==> flow/design.v <==
module LIF_Neuron #(
    parameter int WIDTH = 16,           
    parameter int V_THRESH = 32768,     
    parameter int LEAK_SHIFT = 4,       
    parameter int REFRACTORY = 10,      
    parameter int REFRACTORY_WIDTH = 8  
)(
    input  logic                clk,
    input  logic                rst,
    input  logic signed [WIDTH-1:0] I_in,   
    output logic                spike,      
    output logic signed [WIDTH-1:0] V_m     
);
    wire [31:0] safe_leak_shift;
    assign safe_leak_shift = (LEAK_SHIFT < 1) ? 1 : (LEAK_SHIFT >= WIDTH ? WIDTH-1 : LEAK_SHIFT);
    logic signed [WIDTH-1:0] V_m_internal;          
    logic [REFRACTORY_WIDTH-1:0] refrac_count;       
    logic refractory_state;                          
    always_ff @(posedge clk or posedge rst) begin
        if (rst) begin
            V_m_internal <= 0;
            spike <= 0;
            refrac_count <= 0;
            refractory_state <= 0;
        end else begin
            spike <= 0;  
            if (refractory_state) begin
                if (refrac_count > 0)
                    refrac_count <= refrac_count - 1;
                else
                    refractory_state <= 0;   
            end else begin
                logic signed [WIDTH:0] V_m_next;
                V_m_next = V_m_internal + I_in - (V_m_internal >>> safe_leak_shift);
                if (V_m_internal > 0 && I_in > 0 && V_m_next < 0) begin
                    V_m_internal <= {1'b0, {WIDTH-1{1'b1}}};  
                end else if (V_m_internal < 0 && I_in < 0 && V_m_next > 0) begin
                    V_m_internal <= {1'b1, {WIDTH-1{1'b0}}};  
                end else if (V_m_next >= V_THRESH) begin
                    spike <= 1;             
                    V_m_internal <= 0;      
                    refrac_count <= REFRACTORY;  
                    refractory_state <= 1;  
                end else begin
                    V_m_internal <= V_m_next[WIDTH-1:0];
                end
            end
        end
    end
    assign V_m = V_m_internal;
endmodule
Reports on LIF_Neuron
What the tools print for LIF_Neuron, step after step. Lines are those of the file above, counted from 1. Operators: Yosys type, input widths -> output width; for muxes data width and select width s. Cell names lack the library's common part. Not given: n/a

Top module: LIF_Neuron. Clock input: clk. Cell library: sky130hd. Corner: tt_025C_1v80.

Word-level counts
Yosys after proc, flatten, opt, wreduce and memory -nomap, before mapping. Memory bits, and registers merged into a memory's read port (data or address), are not among the register bits. Print and check cells are not counted. Equal cells are merged and count once.

For reductions and logical operators the number is 6. $add $sub $neg: 3. The figure for order comparisons is 8. Multiplexer cells: 14. The entry for equal/unequal tests reads 3.

Operator list (count): $mux 16 (3); $mux 8 (5); $gt 16x1->1 const B (2); $lt 16x1->1 const B (2); $add 16x16->17 (1); $gt 17x1->1 const B (1); $lt 17x1->1 const B (1); $sub 17x12->17 (1); $ge 17x17->1 const B (1); $sub 8x1->8 const B (1); $gt 8x1->1 const B (1); $mux 1 (6); $logic_and 1x1->1 (4); $ne 2x2->1 const B (2); $reduce_and 4->1 (1); $ne 2x1->1 const B (1); $reduce_bool 2->1 (1).

Output and inout port bits: 17. Under cells after elaboration stands 38. For register bits the number is 26. The figure for bits of input ports is 18.

Depth
Yosys ltp: most cells in a row. Word level: on the elaborated netlist, between registers, memories and ports. Mapped: between sequential cells and ports; inverters and the memories' decode and read muxes count.

Depth in word-level cells: 7. Under ABC_AREA stands 0. The figure for depth in mapped cells is 15. The figure for mapped depth without buffers is 14.

Mapped cells and area
Source: synth_stat.txt of the flow (Yosys; design flattened, memories mapped). It holds for the ABC_AREA given above (unset counts as 0); a run with the other value may have another netlist. The area totals of this step are shown rounded.

Cell types: dfrtp_1 (count 26, total area 650.624 µm²); fa_1 (count 15, total area 300.288 µm²); ha_1 (count 21, total area 262.752 µm²); inv_1 (count 59, total area 221.462 µm²); a221oi_2 (count 8, total area 120.115 µm²); a21oi_1 (count 15, total area 75.072 µm²); nor3_1 (count 15, total area 75.072 µm²); xor2_1 (count 8, total area 70.067 µm²); nand2_1 (count 18, total area 67.565 µm²); nor2_1 (count 17, total area 63.811 µm²); xnor2_1 (count 6, total area 52.55 µm²); nor4_1 (count 8, total area 50.048 µm²); a211oi_1 (count 6, total area 45.043 µm²); a21o_1 (count 5, total area 37.536 µm²); nand2b_1 (count 6, total area 37.536 µm²); nor3b_1 (count 5, total area 37.536 µm²); nand3_1 (count 7, total area 35.034 µm²); o21a_1 (count 4, total area 30.029 µm²).

Other cell types: 39; their cells: 65.

The entry for mapped cells reads 314. Under flip-flops stands 26. For area of sequential cells the number is 650 µm². For buffer cells the number is 9. For chip area (Yosys) the number is 2800 µm².

Timing after synthesis
Path of least setup slack by OpenSTA after synthesis, without wires, with an ideal clock, recovery checks aside; 20% of the period is set as input and as output delay. Where synthesis merged equal registers, the netlist keeps one of their names.

Path kind: in2reg. Start: in I_in[2]. End: reg V_m_internal[0]. The figure for slack is 0.172 ns. For required time the number is 3.906 ns. For arrival time the number is 3.734 ns. The figure for period is 4.0 ns. The entry for input delay reads 0.800 ns. Path buffers: 0. The figure for library setup time is 0.094 ns. The entry for time at the first pin reads 0.800 ns. Driving pins on the path: 12. Under path delay stands 3.028 ns. Under period reached after synthesis stands 3.828 ns.

"path delay" = arrival - input delay + setup time. "driving pins on the path" counts driving pins, that of a launching flip-flop among them; a cell with two outputs on the path counts twice. "period reached after synthesis" = period - worst setup slack (recovery checks aside). The figure is calculated, with input and output delays left at 20% of the set period. Between the ends stands the longest chain of elaborated cells between them, by number of cells; it is not shown to be the way that was timed. Of several equally long chains one is given. Each line given opens the expression or statement behind the cell; cells for indexed reads and writes are added by Yosys, which also makes memories of some case tables. At most two assigning lines are given for a register; there are more.

Cells stage by stage: inv_1 -> fa_1 -> inv_1 -> ha_1 -> nor2b_4 -> o31a_1 -> or3_4 -> a2111oi_4 -> nand4_2 -> o41ai_4 -> o211ai_4 -> a221oi_2. The entry for cells in the longest elaborated chain reads 6. The entry for elaborated cells between the ends (all ways) reads 14. Under source lines of those cells stands 4. Classes of those cells: add/sub (2); compare (5); mux (3); reduce/logical (4).

Ends and longest elaborated chain, after synthesis: from (decl) (line 10) `input  logic signed [WIDTH-1:0] I_in,`; $add 16x16->17 (line 34) `V_m_next = V_m_internal + I_in - (V_m_internal >>> safe_leak_shift);`; $sub 17x12->17 (line 34); $ge 17x17->1 (line 39) `end else if (V_m_next >= V_THRESH) begin`; $mux 16 (line 39); $mux 16 (line 37) `end else if (V_m_internal < 0 && I_in < 0 && V_m_next > 0) begin`; $mux 16 (line 35) `if (V_m_internal > 0 && I_in > 0 && V_m_next < 0) begin`; to (assign) (line 36) `V_m_internal <= {1'b0, {WIDTH-1{1'b1}}};`; to (assign) (line 38) `V_m_internal <= {1'b1, {WIDTH-1{1'b0}}};`; to (decl) (line 16) `logic signed [WIDTH-1:0] V_m_internal;`.

Timing after layout
Path of least setup slack in the final report of run 2 (OpenROAD, finished layout, wires in). Where an end is a register, its clock arrival counts in the times.

Path kind: in2reg. Start: in I_in[1]. End: reg V_m_internal[6]. For required time the number is 4.17 ns. Path buffers: 5. Driving pins on the path: 16. The figure for slack is 0.37 ns. The entry for input delay reads 0.80 ns. The figure for period is 4.01 ns. For arrival time the number is 3.80 ns. The entry for time at the first pin reads 0.80 ns. The figure for library setup time is 0.11 ns.

Between the ends stands the longest chain of elaborated cells between them, by number of cells; it is not shown to be the way that was timed. Of several equally long chains one is given. At most two assigning lines are given for a register; there are more.

Cells stage by stage: buf_6 -> inv_2 -> fa_1 -> buf_4 -> fa_2 -> nor2b_4 -> buf_6 -> o31ai_4 -> buf_4 -> a211oi_4 -> nor3b_2 -> or2_4 -> o41ai_4 -> buf_4 -> o211ai_4 -> a222oi_1. The entry for cells in the longest elaborated chain reads 6. The entry for elaborated cells between the ends (all ways) reads 14. Under source lines of those cells stands 4. Classes of those cells: add/sub (2); compare (5); mux (3); reduce/logical (4).

Ends and longest elaborated chain, post-layout: from (decl) (line 10) `input  logic signed [WIDTH-1:0] I_in,`; $add 16x16->17 (line 34) `V_m_next = V_m_internal + I_in - (V_m_internal >>> safe_leak_shift);`; $sub 17x12->17 (line 34); $ge 17x17->1 (line 39) `end else if (V_m_next >= V_THRESH) begin`; $mux 16 (line 39); $mux 16 (line 37) `end else if (V_m_internal < 0 && I_in < 0 && V_m_next > 0) begin`; $mux 16 (line 35) `if (V_m_internal > 0 && I_in > 0 && V_m_next < 0) begin`; to (assign) (line 36) `V_m_internal <= {1'b0, {WIDTH-1{1'b1}}};`; to (assign) (line 38) `V_m_internal <= {1'b1, {WIDTH-1{1'b0}}};`; to (decl) (line 16) `logic signed [WIDTH-1:0] V_m_internal;`.

LIF_Neuron through Yosys and OpenROAD on sky130hd: 2 stored runs, unordered, with their settings and measured results. The constraints put input and output delay at 20% of the set period each and load the outputs with 0.01 pF. "clock period reached" means the clock period less the worst setup slack. The figure is calculated, with input and output delays left at 20% of the set period. "worst path time" is the time allowed to the run's worst setup path (the clock period less input and output delay, where it has them) less its slack. Clock arrival times count: a late capture clock shortens it, a late launch clock lengthens it. Measured values are rounded.

Run 1 has these settings: period_ns 2.48; CORE_UTILIZATION 66; SETUP_SLACK_MARGIN 0.05; PLACE_DENSITY 0.45; CORE_ASPECT_RATIO 0.81; MIN_ROUTING_LAYER met2; CAP_MARGIN 20; CORE_MARGIN 2; SLEW_MARGIN 20. Outcome: unfinished; error DPL-0038 in clock tree synthesis.

Run 2 has these settings: period_ns 4.01; SETUP_SLACK_MARGIN 1.2; CAP_MARGIN 20; CORE_MARGIN 2; CORE_UTILIZATION 40; SLEW_MARGIN 20. For the post-route utilization the run shows 64%. The netlist area reported by Yosys reads 2,800 µm². The worst path time comes to 2.84 ns. Class of the worst setup path: in2reg. The lowest hold slack reads 0.54 ns. The setup total negative slack stands at 0.000 ns. For the standard-cell area after layout the run shows 4,400 µm². The area inside the die boundary reads 7,700 µm². The clock period reached reads 3.641 ns. The measured setup slack of the worst path is 0.37 ns.
