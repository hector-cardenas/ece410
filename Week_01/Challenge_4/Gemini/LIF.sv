==> flow/design.v <==
module lif_neuron #(
    parameter int DATA_WIDTH = 16,
    parameter int LEAKAGE_SHIFT = 4,
    parameter logic signed [DATA_WIDTH-1:0] V_THRESHOLD = 'sd1000,
    parameter logic signed [DATA_WIDTH-1:0] V_RESET = 'sd0,
    parameter int REFRACTORY_PERIOD_CYCLES = 5
) (
    input  logic clk,
    input  logic rst_n,
    input  logic signed [DATA_WIDTH-1:0] i_inj,
    output logic o_spike
);
    localparam logic signed [DATA_WIDTH-1:0] MAX_POTENTIAL = $signed({1'b0, {(DATA_WIDTH-1){1'b1}}});
    localparam logic signed [DATA_WIDTH-1:0] MIN_POTENTIAL = $signed({1'b1, {(DATA_WIDTH-1){1'b0}}});
    localparam logic signed [DATA_WIDTH-1:0] MAX_POTENTIAL_CHECK = $signed({1'b0, {(DATA_WIDTH-1){1'b1}}});
    initial begin
        if (DATA_WIDTH <= 0) begin $error("FATAL [lif_neuron %m]: DATA_WIDTH must be positive (value=%0d)", DATA_WIDTH); end
        if (LEAKAGE_SHIFT < 0) begin $warning("WARN [lif_neuron %m]: LEAKAGE_SHIFT is negative (value=%0d), behavior undefined.", LEAKAGE_SHIFT); end
        if (REFRACTORY_PERIOD_CYCLES < 0) begin $error("FATAL [lif_neuron %m]: REFRACTORY_PERIOD_CYCLES cannot be negative (value=%0d)", REFRACTORY_PERIOD_CYCLES); end
        if (V_THRESHOLD <= V_RESET) begin $warning("WARN [lif_neuron %m]: V_THRESHOLD (%0d) is not greater than V_RESET (%0d). Neuron might not behave as expected.", V_THRESHOLD, V_RESET); end
        if (V_THRESHOLD > MAX_POTENTIAL_CHECK) begin $error("FATAL [lif_neuron %m]: V_THRESHOLD (%0d) exceeds maximum possible potential (%0d) for DATA_WIDTH=%0d.", V_THRESHOLD, MAX_POTENTIAL_CHECK, DATA_WIDTH); end
        if (V_RESET < MIN_POTENTIAL) begin $warning("WARN [lif_neuron %m]: V_RESET (%0d) is below minimum possible potential (%0d) for DATA_WIDTH=%0d.", V_RESET, MIN_POTENTIAL, DATA_WIDTH); end
    end
    logic signed [DATA_WIDTH-1:0] v_mem;
    logic [$clog2(REFRACTORY_PERIOD_CYCLES+1)-1:0] refractory_counter;
    logic signed [DATA_WIDTH-1:0] v_mem_next;
    logic [$clog2(REFRACTORY_PERIOD_CYCLES+1)-1:0] refractory_counter_next;
    logic                         spike_next;
    always_ff @(posedge clk or negedge rst_n) begin
        if (!rst_n) begin
            v_mem              <= V_RESET;
            refractory_counter <= '0;
            o_spike            <= 1'b0;
        end else begin
            v_mem              <= v_mem_next;
            refractory_counter <= refractory_counter_next;
            o_spike            <= spike_next;
        end
    end
    always_comb begin
        logic signed [DATA_WIDTH-1:0] temp_v_mem_next;
        logic                         temp_spike_next;
        logic [$clog2(REFRACTORY_PERIOD_CYCLES+1)-1:0] temp_ref_ctr_next;
        temp_v_mem_next = v_mem;
        temp_ref_ctr_next = refractory_counter;
        temp_spike_next = 1'b0;
        if (refractory_counter > 0) begin
            temp_v_mem_next = V_RESET;
            temp_ref_ctr_next = refractory_counter - 1;
            temp_spike_next = 1'b0;
        end else begin
            logic signed [DATA_WIDTH-1:0] leak_value;
            logic signed [DATA_WIDTH:0]   delta_v_intermediate;  
            logic signed [DATA_WIDTH-1:0] delta_v_clamped;       
            logic signed [DATA_WIDTH-1:0] v_mem_sum_unclamped;
            logic                         positive_overflow_detected;
            logic                         negative_overflow_detected;
            logic signed [DATA_WIDTH-1:0] v_mem_after_saturation;
            leak_value = v_mem >>> LEAKAGE_SHIFT;
            delta_v_intermediate = {i_inj[DATA_WIDTH-1], i_inj} - {leak_value[DATA_WIDTH-1], leak_value};
            if (delta_v_intermediate > {MAX_POTENTIAL[DATA_WIDTH-1], MAX_POTENTIAL}) begin
                delta_v_clamped = MAX_POTENTIAL;
            end else if (delta_v_intermediate < {MIN_POTENTIAL[DATA_WIDTH-1], MIN_POTENTIAL}) begin
                delta_v_clamped = MIN_POTENTIAL;
            end else begin
                delta_v_clamped = delta_v_intermediate[DATA_WIDTH-1:0];
            end
            v_mem_sum_unclamped = v_mem + delta_v_clamped;  
            positive_overflow_detected = (v_mem[DATA_WIDTH-1] == 1'b0) &&
                                         (delta_v_clamped[DATA_WIDTH-1] == 1'b0) &&  
                                         (v_mem_sum_unclamped[DATA_WIDTH-1] == 1'b1);
            negative_overflow_detected = (v_mem[DATA_WIDTH-1] == 1'b1) &&
                                         (delta_v_clamped[DATA_WIDTH-1] == 1'b1) &&  
                                         (v_mem_sum_unclamped[DATA_WIDTH-1] == 1'b0);
            if (positive_overflow_detected) begin
                v_mem_after_saturation = MAX_POTENTIAL;
            end else if (negative_overflow_detected) begin
                v_mem_after_saturation = V_RESET;
            end else begin
                if (v_mem_sum_unclamped < V_RESET) begin
                    v_mem_after_saturation = V_RESET;
                end else begin
                    v_mem_after_saturation = v_mem_sum_unclamped;
                end
            end
            if (v_mem_after_saturation >= V_THRESHOLD) begin
                temp_spike_next = 1'b1;
                temp_v_mem_next = V_RESET;  
                if (REFRACTORY_PERIOD_CYCLES > 0) begin
                   temp_ref_ctr_next = REFRACTORY_PERIOD_CYCLES;  
                end else begin
                   temp_ref_ctr_next = 0;
                end
            end else begin
                temp_spike_next = 1'b0;
                temp_v_mem_next = v_mem_after_saturation;  
                temp_ref_ctr_next = 0;  
            end
        end
        v_mem_next = temp_v_mem_next;
        spike_next = temp_spike_next;
        refractory_counter_next = temp_ref_ctr_next;
    end
endmodule : lif_neuron
-- Tool chain data of lif_neuron
What the tools print for lif_neuron, step after step.
Line numbers count from 1 in the design file above.
Not given: --
- top: lif_neuron
- clock: clk
- library: sky130hd
- timing corner: tt_025C_1v80

-- Word-level counts
Source: Yosys, flattened and elaborated, memories not mapped. Widths are those after wreduce; folded enables and synchronous resets count as part of the registers. Registers that Yosys merges into a memory's read port (data or address) are not register bits. Print and check cells do not count. Equal cells are merged and count once.
- magnitude comparators at 5
- noted add/subtract/negate cells: 3
- noted reductions and logical operators: 4
- noted multiplexer cells: 13
- noted bitwise operators: 3
- operators by type and width (operator ; number):
    16-bit two-way mux ; 9
    16-bit by 12-bit subtractor with 17-bit output ; 1
    17-bit by 15-bit greater-than comparator with 1-bit output with constant B ; 1
    17-bit < comparator with constant B ; 1
    16-bit by 1-bit < comparator with 1-bit output with constant B ; 1
    16-bit by 11-bit >= comparator with 1-bit output with constant B ; 1
    16-bit adder ; 1
    3-bit two-way mux ; 2
    1-bit logical AND ; 4
    1-bit NOT ; 3
    3-bit by 1-bit subtractor with 3-bit output with constant B ; 1
    3-bit by 1-bit greater-than comparator with 1-bit output with constant B ; 1
    1-bit two-way mux ; 2
- word-level cells at 31
- bits of input ports: 18
- register bits after elaboration at 20
- noted output and inout port bits: 1

-- Logic depth
Yosys ltp: most cells in a row. Word level: on the elaborated netlist, between registers, memories and ports. Mapped: between sequential cells and ports; inverters and the memories' decode and read muxes count.
- noted depth after elaboration: 14
- noted ABC_AREA: 0
- mapped depth: 20
- mapped depth without buffers at 18

-- Synthesis result
Yosys stat after the flow's synthesis: flattened, memories mapped to cells. It holds for the ABC_AREA given above (unset counts as 0); a run with the other value may have another netlist.
- cell types (cell ; number ; total area (um2)):
    sky130_fd_sc_hd__dfrtp_1 ; 19 ; 475.456
    sky130_fd_sc_hd__ha_1 ; 29 ; 362.848
    sky130_fd_sc_hd__nor3_2 ; 10 ; 100.096
    sky130_fd_sc_hd__nand2_1 ; 26 ; 97.594
    sky130_fd_sc_hd__a21oi_1 ; 16 ; 80.077
    sky130_fd_sc_hd__inv_1 ; 20 ; 75.072
    sky130_fd_sc_hd__nor2_1 ; 17 ; 63.811
    sky130_fd_sc_hd__xor2_1 ; 6 ; 52.55
    sky130_fd_sc_hd__a221o_1 ; 4 ; 40.038
    sky130_fd_sc_hd__fa_1 ; 2 ; 40.038
    sky130_fd_sc_hd__xnor2_1 ; 4 ; 35.034
    sky130_fd_sc_hd__a21o_1 ; 4 ; 30.029
    sky130_fd_sc_hd__a2111oi_4 ; 1 ; 27.526
    sky130_fd_sc_hd__a211o_1 ; 3 ; 26.275
    sky130_fd_sc_hd__a221oi_4 ; 1 ; 26.275
    sky130_fd_sc_hd__nand4_1 ; 4 ; 25.024
    sky130_fd_sc_hd__o21ai_1 ; 5 ; 25.024
    sky130_fd_sc_hd__buf_6 ; 2 ; 22.522
Not listed: further types 37, cells in them 54.
- standard cells after synthesis: 227
- noted sequential area: 475.5 um2
- noted buffers: 5
- noted flip-flops: 19
- synthesis area: 2018.2 um2

-- Worst setup path after synthesis
Path of least setup slack by OpenSTA after synthesis, without wires, with an ideal clock, recovery checks aside; 20% of the period is set as input and as output delay. Where synthesis merged equal registers, the netlist keeps one of their names.
- path type: input-to-reg
- from: in i_inj[0]
- to: reg refractory_counter[0]
- external input delay: 0.870 ns
- path delay at 3.774 ns
- noted path buffers: 2
- required time: 4.224 ns
- library setup time: 0.126 ns
- stages at 17
- period: 4.35 ns
- launch time at the first pin at 0.870 ns
- noted slack: -0.294 ns
- arrival time: 4.518 ns
- noted synthesis period reached: 4.644 ns
"path delay" is the arrival time less input delay plus setup time.
"stages": output pins that drive a net of the path, with the launching flip-flop's if there is one; two outputs of one cell count as two.
"synthesis period reached" = period - worst setup slack (recovery checks aside). The figure is calculated, with input and output delays left at 20% of the set period.
The rows between start and end are the longest chain of elaborated cells between them; the timing report does not say that the signal goes this way. Where chains are equally long, one stands for them.
Each line given opens the expression or statement behind the cell; cells for indexed reads and writes are added by Yosys, which also makes memories of some case tables.
- cells stage by stage: sky130_fd_sc_hd__inv_1 > sky130_fd_sc_hd__ha_1 > sky130_fd_sc_hd__fa_1 > sky130_fd_sc_hd__nand2b_1 > sky130_fd_sc_hd__a21oi_1 > sky130_fd_sc_hd__o311ai_1 > sky130_fd_sc_hd__a21oi_2 > sky130_fd_sc_hd__clkbuf_1 > sky130_fd_sc_hd__nand2_1 > sky130_fd_sc_hd__ha_1 > sky130_fd_sc_hd__a221o_1 > sky130_fd_sc_hd__nor2b_4 > sky130_fd_sc_hd__a211o_1 > sky130_fd_sc_hd__a221oi_4 > sky130_fd_sc_hd__a21oi_2 > sky130_fd_sc_hd__buf_6 > sky130_fd_sc_hd__a221o_1
- cells in the longest elaborated chain at 14
- noted elaborated cells between the ends (all ways): 21
- noted RTL lines with such cells: 13
- classes of those cells: add/sub: 2; compare: 4; mux: 9; logic: 2; reduce/logical: 4
- ends and longest elaborated chain, post-synthesis (item ; line ; text):
    from (decl) ; 10 ; input  logic signed [DATA_WIDTH-1:0] i_inj,
    16-bit by 12-bit subtractor with 17-bit output ; 60 ; delta_v_intermediate = {i_inj[DATA_WIDTH-1], i_inj} - {leak_value[DATA_WIDTH-1], leak_value};
    17-bit < comparator ; 63 ; end else if (delta_v_intermediate < {MIN_POTENTIAL[DATA_WIDTH-1], MIN_POTENTIAL}) begin
    16-bit two-way mux ; 63 ;
    16-bit two-way mux ; 61 ; if (delta_v_intermediate > {MAX_POTENTIAL[DATA_WIDTH-1], MAX_POTENTIAL}) begin
    16-bit two-way mux ; 47 ; if (refractory_counter > 0) begin
    16-bit adder ; 68 ; v_mem_sum_unclamped = v_mem + delta_v_clamped;
    16-bit by 1-bit < comparator with 1-bit output ; 80 ; if (v_mem_sum_unclamped < V_RESET) begin
    16-bit two-way mux ; 80 ;
    16-bit two-way mux ; 77 ; end else if (negative_overflow_detected) begin
    16-bit two-way mux ; 75 ; if (positive_overflow_detected) begin
    16-bit two-way mux ; 47 ;
    16-bit by 11-bit >= comparator with 1-bit output ; 86 ; if (v_mem_after_saturation >= V_THRESHOLD) begin
    3-bit two-way mux ; 86 ;
    3-bit two-way mux ; 47 ;
    to (assign) ; 32 ; refractory_counter <= '0;
    to (assign) ; 36 ; refractory_counter <= refractory_counter_next;
    to (decl) ; 25 ; logic [$clog2(REFRACTORY_PERIOD_CYCLES+1)-1:0] refractory_counter;

-- Path in the finished layout
Path of least setup slack in the final report of entry A (OpenROAD, finished layout, wires in). Where an end is a register, its clock arrival counts in the times.
- path type: input-to-reg
- from: in i_inj[0]
- to: reg refractory_counter[0]
- external input delay: 1.65 ns
- period: 8.26 ns
- stages at 18
- launch time at the first pin at 1.65 ns
- noted slack: 1.92 ns
- required time: 8.41 ns
- library setup time: 0.11 ns
- noted path buffers: 2
- arrival time: 6.50 ns
The rows between start and end are the longest chain of elaborated cells between them; the timing report does not say that the signal goes this way. Where chains are equally long, one stands for them.
- cells stage by stage: sky130_fd_sc_hd__clkdlybuf4s50_1 > sky130_fd_sc_hd__inv_1 > sky130_fd_sc_hd__ha_1 > sky130_fd_sc_hd__fa_1 > sky130_fd_sc_hd__nand2b_1 > sky130_fd_sc_hd__a21oi_1 > sky130_fd_sc_hd__o311ai_1 > sky130_fd_sc_hd__a21oi_2 > sky130_fd_sc_hd__nand2_1 > sky130_fd_sc_hd__ha_1 > sky130_fd_sc_hd__a21oi_1 > sky130_fd_sc_hd__o211ai_2 > sky130_fd_sc_hd__a21oi_1 > sky130_fd_sc_hd__a311oi_1 > sky130_fd_sc_hd__a311oi_1 > sky130_fd_sc_hd__nand4_1 > sky130_fd_sc_hd__buf_4 > sky130_fd_sc_hd__a221o_1
- cells in the longest elaborated chain at 14
- noted elaborated cells between the ends (all ways): 21
- noted RTL lines with such cells: 13
- classes of those cells: add/sub: 2; compare: 4; mux: 9; logic: 2; reduce/logical: 4
- ends and longest elaborated chain, after layout (item ; line ; text):
    from (decl) ; 10 ; input  logic signed [DATA_WIDTH-1:0] i_inj,
    16-bit by 12-bit subtractor with 17-bit output ; 60 ; delta_v_intermediate = {i_inj[DATA_WIDTH-1], i_inj} - {leak_value[DATA_WIDTH-1], leak_value};
    17-bit < comparator ; 63 ; end else if (delta_v_intermediate < {MIN_POTENTIAL[DATA_WIDTH-1], MIN_POTENTIAL}) begin
    16-bit two-way mux ; 63 ;
    16-bit two-way mux ; 61 ; if (delta_v_intermediate > {MAX_POTENTIAL[DATA_WIDTH-1], MAX_POTENTIAL}) begin
    16-bit two-way mux ; 47 ; if (refractory_counter > 0) begin
    16-bit adder ; 68 ; v_mem_sum_unclamped = v_mem + delta_v_clamped;
    16-bit by 1-bit < comparator with 1-bit output ; 80 ; if (v_mem_sum_unclamped < V_RESET) begin
    16-bit two-way mux ; 80 ;
    16-bit two-way mux ; 77 ; end else if (negative_overflow_detected) begin
    16-bit two-way mux ; 75 ; if (positive_overflow_detected) begin
    16-bit two-way mux ; 47 ;
    16-bit by 11-bit >= comparator with 1-bit output ; 86 ; if (v_mem_after_saturation >= V_THRESHOLD) begin
    3-bit two-way mux ; 86 ;
    3-bit two-way mux ; 47 ;
    to (assign) ; 32 ; refractory_counter <= '0;
    to (assign) ; 36 ; refractory_counter <= refractory_counter_next;
    to (decl) ; 25 ; logic [$clog2(REFRACTORY_PERIOD_CYCLES+1)-1:0] refractory_counter;

Memo
Re: implementation data of lif_neuron

Measured data: module lif_neuron, platform sky130hd, 2 stored runs of the flow under differing settings, order arbitrary. Input and output delays are each 20% of the period that was set; the output load is 0.01 pF.
"clock period achieved" = clock period - worst setup slack. The figure is calculated, with input and output delays left at 20% of the set period.

Entry A

==> flow/run.sh <==
#!/bin/bash
# the make line also repeats the synthesis and layout settings of config.mk as NAME=value (left out here)
make -C /OpenROAD-flow-scripts/flow DESIGN_CONFIG=/design/flow/config.mk WORK_HOME=/design/flow/orfs CLKGATE_MAP_FILE= finish
==> flow/config.mk <==
export PLATFORM = sky130hd
export DESIGN_NAME = lif_neuron
export DESIGN_NICKNAME = lif_neuron
export VERILOG_FILES = /design/flow/design.v
export SDC_FILE = /design/flow/constraint.sdc
export NUM_CORES = 4
export LEC_CHECK = 0
export CAP_MARGIN = 20
export CELL_PAD_IN_SITES_GLOBAL_PLACEMENT = 0
export CORE_MARGIN = 2
export CORE_UTILIZATION = 32
export GPL_ROUTABILITY_DRIVEN = 0
export MIN_ROUTING_LAYER = met2
export PLACE_DENSITY = 0.56
export SLEW_MARGIN = 15
==> flow/constraint.sdc <==
create_clock -name core_clock -period 8.26 [get_ports {clk}]
set_input_delay 1.6520 -clock core_clock [delete_from_list [all_inputs] [get_ports {clk}]]
set_output_delay 1.6520 -clock core_clock [all_outputs]
set_load 0.01 [all_outputs]

Measured in entry A:
- chip area after synthesis (Yosys) at 2018.2 um2
- full die area: 6958.1 um2
- post-layout utilization at 38.8 %
- worst setup slack after layout at 1.916 ns
- total negative setup slack: 0.000 ns
- post-route worst hold slack: 0.483 ns
- noted the clock period achieved: 6.344 ns

Entry B

==> flow/run.sh <==
#!/bin/bash
# the make line also repeats the synthesis and layout settings of config.mk as NAME=value (left out here)
make -C /OpenROAD-flow-scripts/flow DESIGN_CONFIG=/design/flow/config.mk WORK_HOME=/design/flow/orfs CLKGATE_MAP_FILE= finish
==> flow/config.mk <==
export PLATFORM = sky130hd
export DESIGN_NAME = lif_neuron
export DESIGN_NICKNAME = lif_neuron
export VERILOG_FILES = /design/flow/design.v
export SDC_FILE = /design/flow/constraint.sdc
export NUM_CORES = 4
export LEC_CHECK = 0
export CAP_MARGIN = 20
export CELL_PAD_IN_SITES_GLOBAL_PLACEMENT = 0
export CORE_MARGIN = 2
export CORE_UTILIZATION = 67
export CTS_CLUSTER_SIZE = 59
export GPL_ROUTABILITY_DRIVEN = 0
export PLACE_DENSITY_LB_ADDON = 0.25
export SETUP_SLACK_MARGIN = -0.07
export SLEW_MARGIN = 20
==> flow/constraint.sdc <==
create_clock -name core_clock -period 4.37 [get_ports {clk}]
set_input_delay 0.8740 -clock core_clock [delete_from_list [all_inputs] [get_ports {clk}]]
set_output_delay 0.8740 -clock core_clock [all_outputs]
set_load 0.01 [all_outputs]

Entry B: no final report: clock tree synthesis broke off with DPL-0038.
