==> flow/design.v <==
module Conv1D_Control_FSM #(
    parameter SYSTOLIC_ARRAY_PIPELINE_DEPTH = 5,     
    parameter MAX_OP_LENGTH                 = 1024 * 8  
) (
    input  logic clk,
    input  logic rst,
    input  logic start_conv_op,                          
    input  logic [$clog2(MAX_OP_LENGTH)-1:0] num_cycles_to_process_inputs,  
    output logic accelerator_busy,
    output logic conv_op_done,                           
    output logic act_fifo_rd_en,
    input  logic act_fifo_empty,
    output logic weight_fifo_rd_en,
    input  logic weight_fifo_empty,
    output logic sys_array_clear_accumulators,           
    output logic result_fifo_wr_en,
    input  logic result_fifo_full
);
    typedef enum logic [1:0] {  
        S_IDLE,
        S_CLEAR,     
        S_PROCESS,   
        S_DONE       
    } state_t;
    state_t current_state, next_state;
    logic [$clog2(MAX_OP_LENGTH)-1:0] op_length_reg;              
    logic [$clog2(MAX_OP_LENGTH)-1:0] input_cycles_done_reg;      
    logic [$clog2(MAX_OP_LENGTH)-1:0] output_cycles_done_reg;     
    logic [$clog2(SYSTOLIC_ARRAY_PIPELINE_DEPTH)-1:0] pipeline_fill_count_reg;  
    logic can_read_inputs;
    logic can_write_output;
    logic inputs_fully_streamed;
    logic outputs_fully_streamed;
    logic pipeline_is_filled;
    always_comb begin
        next_state = current_state;  
        case (current_state)
            S_IDLE: begin
                if (start_conv_op) begin
                    next_state = S_CLEAR; 
                end
            end
            S_CLEAR: begin
                next_state = S_PROCESS;
            end
            S_PROCESS: begin
                if (inputs_fully_streamed && outputs_fully_streamed) begin
                    next_state = S_DONE;
                end
            end
            S_DONE: begin
                next_state = S_IDLE;
            end
            default: begin
                next_state = S_IDLE;
            end
        endcase
    end
    always_ff @(posedge clk or posedge rst) begin
        if (rst) begin
            current_state             <= S_IDLE;
            op_length_reg             <= '0;
            input_cycles_done_reg     <= '0;
            output_cycles_done_reg    <= '0;
            pipeline_fill_count_reg   <= '0;
        end else begin
            current_state <= next_state;
            if (current_state == S_IDLE && next_state == S_CLEAR) begin  
                op_length_reg             <= num_cycles_to_process_inputs;
                input_cycles_done_reg     <= '0;  
                output_cycles_done_reg    <= '0;
                pipeline_fill_count_reg   <= '0;
            end
            if (current_state == S_PROCESS) begin
                if (can_read_inputs) begin
                    input_cycles_done_reg <= input_cycles_done_reg + 1'b1;
                end
                if (!pipeline_is_filled) begin  
                    pipeline_fill_count_reg <= pipeline_fill_count_reg + 1'b1;
                end
                if (can_write_output) begin
                    output_cycles_done_reg <= output_cycles_done_reg + 1'b1;
                end
            end
        end
    end
    assign inputs_fully_streamed = (input_cycles_done_reg == op_length_reg);
    assign outputs_fully_streamed = (output_cycles_done_reg == op_length_reg);
    assign pipeline_is_filled = (pipeline_fill_count_reg == SYSTOLIC_ARRAY_PIPELINE_DEPTH);
    assign can_read_inputs = (current_state == S_PROCESS) && !inputs_fully_streamed && !act_fifo_empty && !weight_fifo_empty;
    assign act_fifo_rd_en    = can_read_inputs;
    assign weight_fifo_rd_en = can_read_inputs;
    assign sys_array_clear_accumulators = (current_state == S_CLEAR);
    assign can_write_output = (current_state == S_PROCESS) && 
                              pipeline_is_filled && !outputs_fully_streamed && !result_fifo_full;
    assign result_fifo_wr_en = can_write_output;
    assign conv_op_done     = (current_state == S_DONE);
    assign accelerator_busy = (current_state != S_IDLE) || (start_conv_op && current_state == S_IDLE);
endmodule
# Tool chain data of Conv1D_Control_FSM
# The steps from the RTL of Conv1D_Control_FSM to its reports follow in flow order.
# Line numbers count from 1 in the design file above.
# Library cell names are shortened.
# Not given: -
# inputs
top	Conv1D_Control_FSM
clk_port	clk
lib	sky130hd
corner	tt_025C_1v80

# After elaboration
# Yosys after proc, flatten, opt, wreduce and memory -nomap, before mapping. Enables and synchronous resets that opt folds into registers are not counted as muxes. Memory bits, and registers merged into a memory's read port (data or address), are not among the register bits. Print and check cells are not counted. Equal cells are merged and count once.
# bits
regBits	44
inputBits	19
out_inout_bits	6
# classes
addsub	3
equal	7
mux	12
reduce_and_logical	17
# ops
operator	n
13-bit 2-to-1 mux	6
13-bit by 1-bit adder with 13-bit output with constant B	2
13-bit == test	2
1-bit logical AND	9
3-bit 2-to-1 mux	3
2-bit case mux with 4-bit select	1
1-bit logical NOT	5
2-bit by 1-bit == test with 1-bit output with constant B	2
2-bit == test with constant B	2
2-bit 2-to-1 mux	2
3-bit by 1-bit adder with 3-bit output with constant B	1
3-bit == test with constant B	1
2-bit logical NOT	1
2-bit nonzero test	1
1-bit logical OR	1

# Longest topological paths
# Longest topological path by Yosys (ltp), each cell counted once; first at word level (registers and memories cut), then after technology mapping (sequential cells cut; the memories' decode and read muxes count).
# logic_depth
word_depth	9
abc_area	0
ltp_mapped	8
depth_no_buf	7

# Netlist
# The flow's flattened synthesis, as Yosys stat reports it; memories are mapped. The netlist is that of the ABC_AREA named above (0 if unset); the other value can give another one.
# mapped
cells	293
mapped_area_um2	2650.0
ff_cells	44
buf_cells	13
# by_type
cell	n
dfrtp_1	44
xor2_1	28
nand2_1	57
ha_1	8
a221o_1	9
nand3_1	17
nor2_1	14
nor3_1	10
o21ai_0	9
and4_1	5
a21oi_1	8
nand4_1	6
a22o_1	4
buf_6	3
and3_1	5
inv_1	8
xnor2_1	3
nor4_2	2
# Not listed: further types 30, cells in them 53.

# Worst setup path after synthesis
# OpenSTA on the mapped netlist: ideal clock, no wires. The path of least setup slack (recovery checks aside). Input and output delay are each 20% of the period. Register names are those of the netlist, which keeps one name where synthesis merged equal registers.
# synth_timing
path_type	reg2reg
start	register current_state[0]
end	register output_cycles_done_reg[9]
period_ns	1.97
setup_ns	0.087
t_arrival_ns	1.845
setup_slack_ns	0.038
path_delay_ns	1.932
driving_pins	8
n_path_buf	1
synth_period_reached_ns	1.932
# "path_delay_ns" is the arrival time less input delay plus setup time.
# "driving_pins": output pins that drive a net of the path, with the launching flip-flop's if there is one; two outputs of one cell count as two.
# "synth_period_reached_ns" = period - worst setup slack (recovery checks aside). The figure is calculated, with input and output delays left at 20% of the set period.
# Between the ends stands the longest chain of elaborated cells between them, by number of cells; it is not shown to be the way that was timed. Of several equally long chains one is given.
# Each line given opens the expression or statement behind the cell; cells for indexed reads and writes are added by Yosys, which also makes memories of some case tables.
# A register here has more assigning lines than the two given.
# synth_via
cell_sequence	dfrtp_1 > inv_1 > ha_1 > inv_2 > or3_1 > buf_2 > or4_1 > o211ai_1
elab_chain_cells	7
cells_between	15
classes_between	eq/ne (4); mux (6); reduce/logical (5)
# synth_lines
item	line	text
start: declaration	25	state_t current_state, next_state;
start: assignment	61	current_state             <= S_IDLE;
start: assignment	67	current_state <= next_state;
2-bit 2-to-1 mux	47	if (inputs_fully_streamed && outputs_fully_streamed) begin
2-bit case mux with 4-bit select	37	case (current_state)
2-bit by 1-bit == test with 1-bit output	68	if (current_state == S_IDLE && next_state == S_CLEAR) begin
1-bit logical AND	68
13-bit 2-to-1 mux	68
13-bit 2-to-1 mux	81	if (can_write_output) begin
13-bit 2-to-1 mux	74	if (current_state == S_PROCESS) begin
end: assignment	71	output_cycles_done_reg    <= '0;
end: assignment	82	output_cycles_done_reg <= output_cycles_done_reg + 1'b1;
end: declaration	28	logic [$clog2(MAX_OP_LENGTH)-1:0] output_cycles_done_reg;

# Timing after layout
# Path of least setup slack in the final report of flow run 2 (OpenROAD, finished layout, wires in). Where an end is a register, its clock arrival counts in the times.
# layout_timing
path_type	reg2out
start	register output_cycles_done_reg[8]
end	output result_fifo_wr_en
period_ns	2.36
out_delay_ns	0.47
t_arrival_ns	1.85
setup_slack_ns	0.04
driving_pins	6
n_path_buf	1
# Between the ends stands the longest chain of elaborated cells between them, by number of cells; it is not shown to be the way that was timed. Of several equally long chains one is given.
# A register here has more assigning lines than the two given.
# layout_via
cell_sequence	dfrtp_1 > xor2_1 > nor4_2 > and4_4 > nor2_4 > dlygate4sd2_1
elab_chain_cells	4
cells_between	4
classes_between	eq/ne (1); reduce/logical (3)
# layout_lines
item	line	text
start: declaration	28	logic [$clog2(MAX_OP_LENGTH)-1:0] output_cycles_done_reg;
start: assignment	64	output_cycles_done_reg    <= '0;
start: assignment	82	output_cycles_done_reg <= output_cycles_done_reg + 1'b1;
13-bit == test	88	assign outputs_fully_streamed = (output_cycles_done_reg == op_length_reg);
1-bit logical NOT	95	pipeline_is_filled && !outputs_fully_streamed && !result_fifo_full;
1-bit logical AND (2 in a row)	94	assign can_write_output = (current_state == S_PROCESS) &&
end: declaration	16	output logic result_fifo_wr_en,

# 2 stored runs of Conv1D_Control_FSM in the flow (synthesis by Yosys, layout by OpenROAD, sky130hd cells), in arbitrary order. Constraints: input delay and output delay 20% of the set period each, output load 0.01 pF.
# By "achievedPeriod_ns" is meant the clock period of the run minus its worst setup slack. This is arithmetic on one report: input and output delays are still those of the set period (20% each).
# "critical_path_time_ns": the worst setup path's part of the clock period (all of it between registers, 20% less for each end at a port) less its slack. A launch clock that arrives late makes it longer, a capture clock that arrives late makes it shorter.
# "final_power_w": no workload was simulated; the value follows from the tool's default switching activity.
# Among the settings, -- means not set for that run.
# Among the results, -- means that no value is shown for the run.
run name	period_ns	CORE_UTILIZATION	SETUP_SLACK_MARGIN	PLACE_DENSITY_LB_ADDON	CELL_PAD_IN_SITES_GLOBAL_PLACEMENT	CELL_PAD_IN_SITES_DETAIL_PLACEMENT	SLEW_MARGIN	CAP_MARGIN	CORE_MARGIN	timing.setup.tns_ns	synthesis_area_um2	achievedPeriod_ns	design.die.area_um2	final_power_w	ws_setup_ns	utilization_pct	worst_hold_slack_ns	critical_path_time_ns	worstPathKind	post_route_stdcell_area_um2
flow run 1	1.33	60	0.13	0.25	0	0	0	20	2	--	--	--	--	--	--	--	--	--	--	--
flow run 2	2.36	40	-0.04	--	--	--	20	20	2	0.000	2650.0	2.318	7292.3	0.003055	0.042	52.1	0.540	1.85	reg2out	3326.9
# Flow run 1: not finished: routing ended with error DPL-0038
